==> flow/design.v <==
module kpg_init (
	output reg out1, out0,
	input a, b,
	input clk
);
	always @(posedge clk)
	case ({a, b})
		2'b00: begin
			out0 = 1'b0; out1 = 1'b0;
		end
		2'b11: begin
			out0 = 1'b1; out1 = 1'b1;
		end
		default: begin 
			out0 = 1'b0; out1 = 1'b1;
		end
	endcase
endmodule
module kpg (
	input cur_bit_1, cur_bit_0, prev_bit_1, prev_bit_0,
	output reg out_bit_1, out_bit_0,
	input clk
);
	always @(posedge clk)
	begin
		if({cur_bit_1, cur_bit_0} == 2'b00)
			{out_bit_1, out_bit_0} = 2'b00;
		if({cur_bit_1, cur_bit_0} == 2'b11)
			{out_bit_1, out_bit_0} = 2'b11;
		if({cur_bit_1, cur_bit_0} == 2'b10)
			{out_bit_1, out_bit_0} = {prev_bit_1, prev_bit_0};
	end
endmodule
module DFF(
	input in,
	output reg out,
	input clk
);
always @(posedge clk) begin
	out = in;
end
endmodule
module rdcla(sum, cout, a, b, cin, clk);
	input [63:0] a, b;
	input cin;
	output [63:0] sum;
	output cout;
	input wire clk;
	wire [64:0] partial_sum;
	wire [64:0] carry0, carry1;
	wire [64:0] carry0_1, carry1_1, carry0_2, carry1_2, carry0_4, carry1_4, carry0_8, carry1_8, carry0_16, carry1_16, carry0_32, carry1_32;
	wire [64:0] carry0_1_in, carry1_1_in, carry0_2_in, carry1_2_in, carry0_4_in, carry1_4_in, carry0_8_in, carry1_8_in, carry0_16_in, carry1_16_in, carry0_32_in, carry1_32_in;
	assign carry0[0] = cin;
	assign carry1[0] = cin;
	kpg_init init [64:1] (carry1[64:1], carry0[64:1], a[63:0], b[63:0], clk);
	assign carry1_1[0] = cin;
	assign carry0_1[0] = cin;
	assign carry1_2[1:0] = carry1_1[1:0];
	assign carry0_2[1:0] = carry0_1[1:0];
	assign carry1_4[3:0] = carry1_2[3:0];
	assign carry0_4[3:0] = carry0_2[3:0];
	assign carry1_8[7:0] = carry1_4[7:0];
	assign carry0_8[7:0] = carry0_4[7:0];
	assign carry1_16[15:0] = carry1_8[15:0];
	assign carry0_16[15:0] = carry0_8[15:0];
	assign carry1_32[31:0] = carry1_16[31:0];
	assign carry0_32[31:0] = carry0_16[31:0];
	kpg itr_1 [64:1] (carry1[64:1], carry0[64:1], carry1[63:0], carry0[63:0], carry1_1_in[64:1], carry0_1_in[64:1], clk);
	DFF itr_1_dff_1 [64:1] (carry1_1_in[64:1], carry1_1[64:1], clk);
	DFF itr_1_dff_0 [64:1] (carry0_1_in[64:1], carry0_1[64:1], clk);
	kpg itr_2 [64:2] (carry1_1[64:2], carry0_1[64:2], carry1_1[62:0], carry0_1[62:0], carry1_2_in[64:2], carry0_2_in[64:2], clk);
	DFF itr_2_dff_1 [64:2] (carry1_2_in[64:2], carry1_2[64:2], clk);
	DFF itr_2_dff_0 [64:2] (carry0_2_in[64:2], carry0_2[64:2], clk);
	kpg itr_4 [64:4] (carry1_2[64:4], carry0_2[64:4], carry1_2[60:0], carry0_2[60:0], carry1_4_in[64:4], carry0_4_in[64:4], clk);
	DFF itr_4_dff_1 [64:4] (carry1_4_in[64:4], carry1_4[64:4], clk);
	DFF itr_4_dff_0 [64:4] (carry0_4_in[64:4], carry0_4[64:4], clk);
	kpg itr_8 [64:8] (carry1_4[64:8], carry0_4[64:8], carry1_4[56:0], carry0_4[56:0], carry1_8_in[64:8], carry0_8_in[64:8], clk);
	DFF itr_8_dff_1 [64:8] (carry1_8_in[64:8], carry1_8[64:8], clk);
	DFF itr_8_dff_0 [64:8] (carry0_8_in[64:8], carry0_8[64:8], clk);
	kpg itr_16 [64:16] (carry1_8[64:16], carry0_8[64:16], carry1_8[48:0], carry0_8[48:0], carry1_16_in[64:16], carry0_16_in[64:16], clk);
	DFF itr_16_dff_1 [64:16] (carry1_16_in[64:16], carry1_16[64:16], clk);
	DFF itr_16_dff_0 [64:16] (carry0_16_in[64:16], carry0_16[64:16], clk);
	kpg itr_32 [64:32] (carry1_16[64:32], carry0_16[64:32], carry1_16[32:0], carry0_16[32:0], carry1_32_in[64:32], carry0_32_in[64:32], clk);
	DFF itr_32_dff_1 [64:32] (carry1_32_in[64:32], carry1_32[64:32], clk);
	DFF itr_32_dff_0 [64:32] (carry0_32_in[64:32], carry0_32[64:32], clk);
	assign partial_sum[63:0] = a^b;
	assign sum[63:0] = (partial_sum[63:0]^carry0_32[63:0]);
	assign cout = carry0_32[64];
endmodule
; From RTL to reports: rdcla
; The steps from the RTL of rdcla to its reports follow in flow order.
; Line numbers count from 1 in the design file above.
; A cell with -- has no value.
[design]
top_module = rdcla
clock = clk
library = sky130hd
pvt_corner = tt_025C_1v80

; Elaborated design
; Source: Yosys, flattened and elaborated, memories not mapped. Widths are those after wreduce. Registers that Yosys merges into a memory's read port (data or address) are not register bits. Print and check cells do not count. Equal cells are merged and count once.
[bits]
memories = 0
clocked_rd_ports_x_width = 0
ramBits = 0
rom_bits = 0
input_bits = 130
output_inout_bits = 65
reg_bits = 1308
latchBits = 0
word_cells = 4118
[classes]
n_shift = 0
mux = 1372
cmp = 0
reduce_and_logical = 718
n_logic = 2
mul = 0
div_mod_pow = 0
equal = 718
add_sub_neg = 0
[op_table]
columns = cell, n
row1 = equality test 2 bit (second input constant), 718
row2 = 2-to-1 mux 1 bit, 1372
row3 = nonzero test 3 bit, 327
row4 = logical NOT 2 bit, 391
row5 = XOR 64 bit, 2

; Depth
; Yosys ltp: most cells in a row. Word level: on the elaborated netlist, between registers, memories and ports. Mapped: between sequential cells and ports; inverters and the memories' decode and read muxes count.
[logic_depth]
word_depth = 4
abc_area = 0
ltp_mapped = 3
ltp_nobuf = 3

; Synthesis result
; Yosys stat after the flow's synthesis: flattened, memories mapped to cells. It holds for the ABC_AREA given above (unset counts as 0); a run with the other value may have another netlist.
[synth_totals]
cells = 2610
flip_flops = 1308
yosys_area_mm2 = 0.041456
buf_cells = 1
seqArea_mm2 = 0.0320908
[by_type]
columns = cell, n
row1 = sky130_fd_sc_hd__edfxtp_1, 590
row2 = sky130_fd_sc_hd__dfxtp_1, 718
row3 = sky130_fd_sc_hd__o21a_1, 590
row4 = sky130_fd_sc_hd__nand2b_1, 327
row5 = sky130_fd_sc_hd__ha_1, 128
row6 = sky130_fd_sc_hd__inv_1, 192
row7 = sky130_fd_sc_hd__xor2_1, 64
row8 = sky130_fd_sc_hd__buf_4, 1
; By module: a second synthesis without flattening, with its own total; a netlist apart from the flattened one above.
[unflattened]
hier_cells = 2576
area_unflattened_mm2 = 0.0439909
; Each row is one instance without its submodules.
[by_module]
columns = mod, mod_seq_area_mm2, area_mm2, n_cells, n_inst
row1 = kpg, 0.0000601, 0.0000813, 5, 327
row2 = DFF, 0.00002, 0.00002, 1, 621
row3 = kpg_init, 0.00004, 0.0000538, 4, 64
row4 = rdcla, 0, 0.0015215, 64, 1

; Worst setup path after synthesis
; Source: OpenSTA report_checks on the synthesized netlist (no wires, ideal clock, input and output delay 20% of the period each), path of least setup slack; recovery checks are left aside. Register names are those of the netlist, which keeps one name where synthesis merged equal registers.
[synth_path]
path_type = input -> output
start = in a[32]
end = out sum[32]
path_buffers = 0
path_delay_ns = 0.549
input_delay_ns = 0.248
stages = 3
launch_ns = 0.248
out_delay_ns = 0.248
arrival_time_ns = 0.797
period_ns = 1.24
slack_ns = 0.195
period_less_setup_slack_ns = 1.045
; "path_delay_ns" = arrival - input delay + setup time.
; A path that ends at an output port has no setup time.
; "stages" counts driving pins, that of a launching flip-flop among them; a cell with two outputs on the path counts twice.
; "period_less_setup_slack_ns" = period - worst setup slack (recovery checks aside). The figure is calculated, with input and output delays left at 20% of the set period.
; The rows between start and end are the longest chain of elaborated cells between them; the timing report does not say that the signal goes this way. Where chains are equally long, one stands for them.
; Each line given opens the expression or statement behind the cell; cells for indexed reads and writes are added by Yosys, which also makes memories of some case tables.
[synth_between]
cell_sequence = sky130_fd_sc_hd__inv_1 -> sky130_fd_sc_hd__ha_1 -> sky130_fd_sc_hd__xor2_1
elab_chain_len = 2
cells_between = 2
cone_lines = 2
[synth_rtl]
columns = element, line
row1 = "start, declared", 44  ; input [63:0] a, b;
row2 = XOR 64 bit, 86  ; assign partial_sum[63:0] = a^b;
row3 = XOR 64 bit, 87  ; assign sum[63:0] = (partial_sum[63:0]^carry0_32[63:0]);
row4 = "end, declared", 46  ; output [63:0] sum;

; Path in the finished layout
; Path of least setup slack in the final report of record 1 (OpenROAD, finished layout, wires in). Where an end is a register, its clock arrival counts in the times.
[layout_path]
path_type = register -> output
start = reg itr_32_dff_0[36].out
end = out sum[36]
slack_ns = -1.01
stages = 3
arrival_time_ns = 1.60
path_buffers = 1
period_ns = 0.741
out_delay_ns = 0.15
launch_ns = 0.72
; The rows between start and end are the longest chain of elaborated cells between them; the timing report does not say that the signal goes this way. Where chains are equally long, one stands for them.
[layout_between]
cell_sequence = sky130_fd_sc_hd__dfxtp_4 -> sky130_fd_sc_hd__xor2_4 -> sky130_fd_sc_hd__buf_6
elab_chain_len = 1
cells_between = 1
cone_lines = 1
[layout_rtl]
columns = element, line
row1 = "start, declared", 36  ; output reg out,
row2 = "start, assigned", 40  ; out = in;
row3 = XOR 64 bit, 87  ; assign sum[63:0] = (partial_sum[63:0]^carry0_32[63:0]);
row4 = "end, declared", 46  ; output [63:0] sum;

; Flow measurements of rdcla on sky130hd: 2 stored runs with different settings, listed in no order. Input and output delays are each 20% of the period that was set; the output load is 0.01 pF.
; "power_mw" is the tool's figure for a default switching activity; nothing was simulated.

[record 1: settings]
period_ns = 0.741
CORE_UTILIZATION = 27
PLACE_DENSITY_LB_ADDON = 0.23
CORE_ASPECT_RATIO = 0.97
CELL_PAD_IN_SITES_DETAIL_PLACEMENT = 0
TNS_END_PERCENT = 100
GPL_TIMING_DRIVEN = 0
SLEW_MARGIN = 5
CAP_MARGIN = 20
CORE_MARGIN = 2
[record 1: results]
synth_chip_area_mm2 = 0.041456
finish.utilization_pct = 36.6
fin_ws_ns = -1.010
holdWs_ns = -0.206
power_mw = 207.889
design.die.area_mm2 = 0.156691

[record 2: settings]
period_ns = 1.42
CORE_UTILIZATION = 17
SETUP_SLACK_MARGIN = 0.36
PLACE_DENSITY_LB_ADDON = 0.14
HOLD_SLACK_MARGIN = 0.05
CORE_ASPECT_RATIO = 1.0
CELL_PAD_IN_SITES_DETAIL_PLACEMENT = 0
GPL_TIMING_DRIVEN = 1
CTS_CLUSTER_DIAMETER = 149
CAP_MARGIN = 20
CORE_MARGIN = 2
SLEW_MARGIN = 20
[record 2: results]
power_mw = 108.137
design.die.area_mm2 = 0.247825
fin_ws_ns = -0.471
finish.utilization_pct = 22.7
holdWs_ns = 0.116
synth_chip_area_mm2 = 0.041456
